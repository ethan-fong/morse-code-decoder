==> flow/design.v <==
module part3(ClockIn, Resetn, Start, Letter, DotDashOut);
	input ClockIn;
	input Resetn;
	input Start;
	input [2:0]Letter;
	output DotDashOut;
	wire [11:0]encoding;
	wire Enablew;
	wire w1;
	assign w1 = Enablew|Start;
	mux8to1 mux(Letter[2:0], encoding[11:0]);
	RateDivider ratediv (.d(28'b0000000000000000000011111001),.ParLoad(w1),.Clearb(Resetn),.Enable(Enablew),.clock(ClockIn));  
	shift_reg shifter(.clock(ClockIn), .reset_n(Resetn), .ParallelLoadn(Start), .Enable(Enablew), .Data_IN(encoding[11:0]), .Q(DotDashOut));
endmodule
module shift_reg(clock, reset_n, ParallelLoadn, Enable, Data_IN, Q);
	input clock;
	input reset_n;
	input ParallelLoadn;
	input [11:0]Data_IN;
	input Enable;
	output reg Q;
	reg [11:0]bits;
	always@(posedge clock or negedge reset_n)  
		if (reset_n==1'b0)
		begin
			bits <= 12'b000000000000;
			Q<=1'b0;
		end
		else if (ParallelLoadn==1'b1)
		begin
			bits<=Data_IN;
			Q<=1'b1;
		end
		else if (Enable==1'b1)
		begin
			Q<=bits[11];
			bits <= {bits[10:0],bits[11]};
		end
endmodule
module RateDivider(d,ParLoad,Clearb,Enable,clock);
	output Enable;
	input [27:0]d; 
	input Clearb, clock, ParLoad;
	reg[27:0] q; 
	always@(posedge clock, negedge Clearb) 
	begin
		if(Clearb==1'b0) 
			q <= 28'b0000000000000000000000000000; 
		else if(ParLoad  ==  1'b1) 
			q <= d; 
		else   
			q <= q - 1; 
	end 
	assign Enable=(q[27:0]==28'b0000000000000000000000000000)?1:0;
endmodule
module mux8to1(Letter, encoding);
	input [2:0]Letter;
	output reg [11:0]encoding;
	always@(*)
	begin
		case(Letter[2:0])
			3'b000: encoding[11:0]  = 12'b101110000000;
			3'b001: encoding[11:0]  = 12'b111010101000;
			3'b010: encoding[11:0]  = 12'b111010111010;
			3'b011: encoding[11:0]  = 12'b111010100000;
			3'b100: encoding[11:0]  = 12'b100000000000;
			3'b101: encoding[11:0]  = 12'b101011101000;
			3'b110: encoding[11:0]  = 12'b111011101000;
			3'b111: encoding[11:0]  = 12'b101010100000;
			default encoding[11:0]  = 12'b000000000000;
		endcase
	end
endmodule 
-- Tool chain data of part3
What the tools print for part3, step after step.
Line numbers count from 1 in the design file above.
Library cell names are shortened.
The mark - stands for no value.
- top module: part3
- clock: ClockIn
- standard-cell library: sky130hd
- corner: tt_025C_1v80

-- Elaborated design
Counts by Yosys on the flattened word-level netlist (proc, flatten, opt, wreduce; memories kept). Register bits leave out memories and registers merged into their read ports (data or address). Print and check cells are left out. Cells with the same type and inputs are merged into one.
Memory sizes are those after Yosys's memory passes, which may raise the word count (mostly to a power of two), join words into wider ones and drop unused or constant bits.
- noted bits in registers: 41
- noted memory bits (read-only): 72
- memory cells: 1
- noted output and inout bits: 1
- word-level cells: 14
- memories (name ; words ; width ; rd ports ; write ports ; line ; text):
    (name not given) ; 8 ; 9 ; 1 ; 0 ; 61 ; case(Letter[2:0])
- add/sub/neg operators at 1
- muxes and demuxes: 6
- bitwise operators: 1
- reduce/logical cells: 2
- operator list (cell ; number):
    subtractor 28 x 1 -> 28 bit with constant B ; 1
    logical NOT 28 bit ; 1
    2-to-1 mux 28 bit ; 1
    2-to-1 mux 12 bit ; 2
    2-to-1 mux 1 bit ; 3
    nonzero test 2 bit ; 1
    bitwise OR 1 bit ; 1

-- Longest topological paths
Depth = most cells in a row (Yosys ltp): at word level without a register or memory, in the mapped netlist without a sequential cell, where the memories' decode and read muxes count.
- word-level depth: 4
- ABC_AREA: 0
- noted depth in mapped cells: 7
- mapped depth without buffers at 6

-- Synthesis result
Yosys stat after the flow's synthesis: flattened, memories mapped to cells. It holds for the ABC_AREA given above (unset counts as 0); a run with the other value may have another netlist.
- cell count at 221
- mapped area: 2093.3 um2
- flip-flops: 41
- noted buffer cells: 11
- cells by type (type ; number ; total area (um2)):
    dfrtp_1 ; 41 ; 1.03E+03
    nand3_1 ; 20 ; 100.096
    a21oi_1 ; 18 ; 90.086
    o21ai_0 ; 16 ; 80.077
    xor2_1 ; 9 ; 78.826
    or4_1 ; 10 ; 75.072
    o31ai_1 ; 9 ; 67.565
    nor2_1 ; 15 ; 56.304
    a31oi_1 ; 8 ; 50.048
    ha_1 ; 4 ; 50.048
    nand2_1 ; 13 ; 48.797
    or3_1 ; 6 ; 37.536
    nor4_1 ; 5 ; 31.28
    clkbuf_1 ; 8 ; 30.029
    nand4_1 ; 4 ; 25.024
    nor4_2 ; 2 ; 25.024
    inv_1 ; 5 ; 18.768
    nand4b_1 ; 2 ; 17.517
Not listed: further types 17, cells in them 26.
The figures by module come from a second, unflattened synthesis with its own total; it is not the netlist above.
- cells (unflattened synthesis): 253
- area (unflattened synthesis) at 2343.5 um2
Each row is one instance without its submodules.
- modules (module ; instances ; cells ; area (um2) ; seq. area (um2)):
    RateDivider ; 1 ; 176 ; 1592.8 ; 700.7
    shift_reg ; 1 ; 55 ; 606.8 ; 325.3
    mux8to1 ; 1 ; 19 ; 130.1 ; 0.0
    part3 ; 1 ; 3 ; 13.8 ; 0.0

-- Worst setup path after synthesis
OpenSTA on the mapped netlist: ideal clock, no wires. The path of least setup slack (recovery checks aside). Input and output delay are each 20% of the period. Register names are those of the netlist, which keeps one name where synthesis merged equal registers.
- kind: reg2reg
- start point: register ratediv.q[19]
- end point: register ratediv.q[26]
- period: 3160 ps
- setup time at 73 ps
- noted launch time at the first pin: 0 ps
- arrival time at 2002 ps
- setup slack at 1085 ps
- noted delay of the path: 2075 ps
- stages on the path: 5
- path buffers at 0
- synthesis period reached: 2075 ps
"delay of the path" is the arrival time less input delay plus setup time.
"stages on the path" counts driving pins, that of a launching flip-flop among them; a cell with two outputs on the path counts twice.
"synthesis period reached" is the clock period less the worst setup slack; recovery checks do not enter. This is arithmetic on one report: input and output delays are still those of the set period (20% each).
Between the ends stands the longest chain of elaborated cells between them, by number of cells; it is not shown to be the way that was timed. Of several equally long chains one is given.
A line is the first line of the expression or statement that the cell stems from. Yosys adds cells for indexed reads and writes and turns some case tables into memories.
A register here has more assigning lines than the two given.
- cell sequence: dfrtp_1 or4_1 or4_1 or4_4 a21oi_2
- cells in the longest elaborated chain at 4
- RTL lines, path post-synthesis (element ; line ; text):
    from (decl) ; 44 ; reg[27:0] q;
    from (assign) ; 50 ; q <= d;
    from (assign) ; 52 ; q <= q - 1;
    logical NOT 28 bit ; 54 ; assign Enable=(q[27:0]==28'b0000000000000000000000000000)?1:0;
    2-to-1 mux 1 bit ; 54 ;
    bitwise OR 1 bit ; 10 ; assign w1 = Enablew|Start;
    2-to-1 mux 28 bit ; 49 ; else if(ParLoad == 1'b1)
    to (assign) ; 50 ;
    to (assign) ; 52 ;
    to (decl) ; 44 ;

-- Timing after layout
Path of least setup slack in the final report of run 1 (OpenROAD, finished layout, wires in). Where an end is a register, its clock arrival counts in the times.
The path's times are printed in steps of 10 ps; the period is the one set.
- kind: reg2reg
- start point: register ratediv.q[19]
- end point: register ratediv.q[26]
- period: 2110 ps
- setup time at 60 ps
- noted launch time at the first pin: 290 ps
- arrival time at 2310 ps
- setup slack at 30 ps
- stages on the path: 5
- path buffers at 0
Between the ends stands the longest chain of elaborated cells between them, by number of cells; it is not shown to be the way that was timed. Of several equally long chains one is given.
A register here has more assigning lines than the two given.
- cell sequence: dfrtp_1 or4_1 or4_1 or4_4 a21oi_2
- cells in the longest elaborated chain at 4
- RTL lines, path after layout (element ; line ; text):
    from (decl) ; 44 ; reg[27:0] q;
    from (assign) ; 50 ; q <= d;
    from (assign) ; 52 ; q <= q - 1;
    logical NOT 28 bit ; 54 ; assign Enable=(q[27:0]==28'b0000000000000000000000000000)?1:0;
    2-to-1 mux 1 bit ; 54 ;
    bitwise OR 1 bit ; 10 ; assign w1 = Enablew|Start;
    2-to-1 mux 28 bit ; 49 ; else if(ParLoad == 1'b1)
    to (assign) ; 50 ;
    to (assign) ; 52 ;
    to (decl) ; 44 ;

Memo
Re: implementation data of part3

Top module part3; platform sky130hd; tools Yosys and OpenROAD; 2 stored runs in no particular order. Input and output delays are each 20% of the period that was set; the output load is 0.01 pF.
"power" rests on the timing tool's default activity at the inputs, not on a simulated workload.

Run 1
Settings were period_ns = 2.11; SETUP_SLACK_MARGIN = -0.16; CAP_MARGIN = 20; CORE_MARGIN = 2; CORE_UTILIZATION = 40; SLEW_MARGIN = 20
- netlist area reported by Yosys: 2093.3 um2
- die outline area at 5827.8 um2
- standard-cell area after layout: 2452.3 um2
- utilization of the finished layout at 48.3%
- worst setup slack after layout at 32 ps
- post-route setup TNS at 0 ps
- power at 0.001444 W

Run 2
Settings were period_ns = 1.69; CORE_UTILIZATION = 58; PLACE_DENSITY = 0.69; CORE_MARGIN = 7; CELL_PAD_IN_SITES_DETAIL_PLACEMENT = 2; TNS_END_PERCENT = 30; CTS_CLUSTER_SIZE = 21; MAX_ROUTING_LAYER = met4; CAP_MARGIN = 20; SLEW_MARGIN = 20
- did not finish, placement stopped with DPL-0033
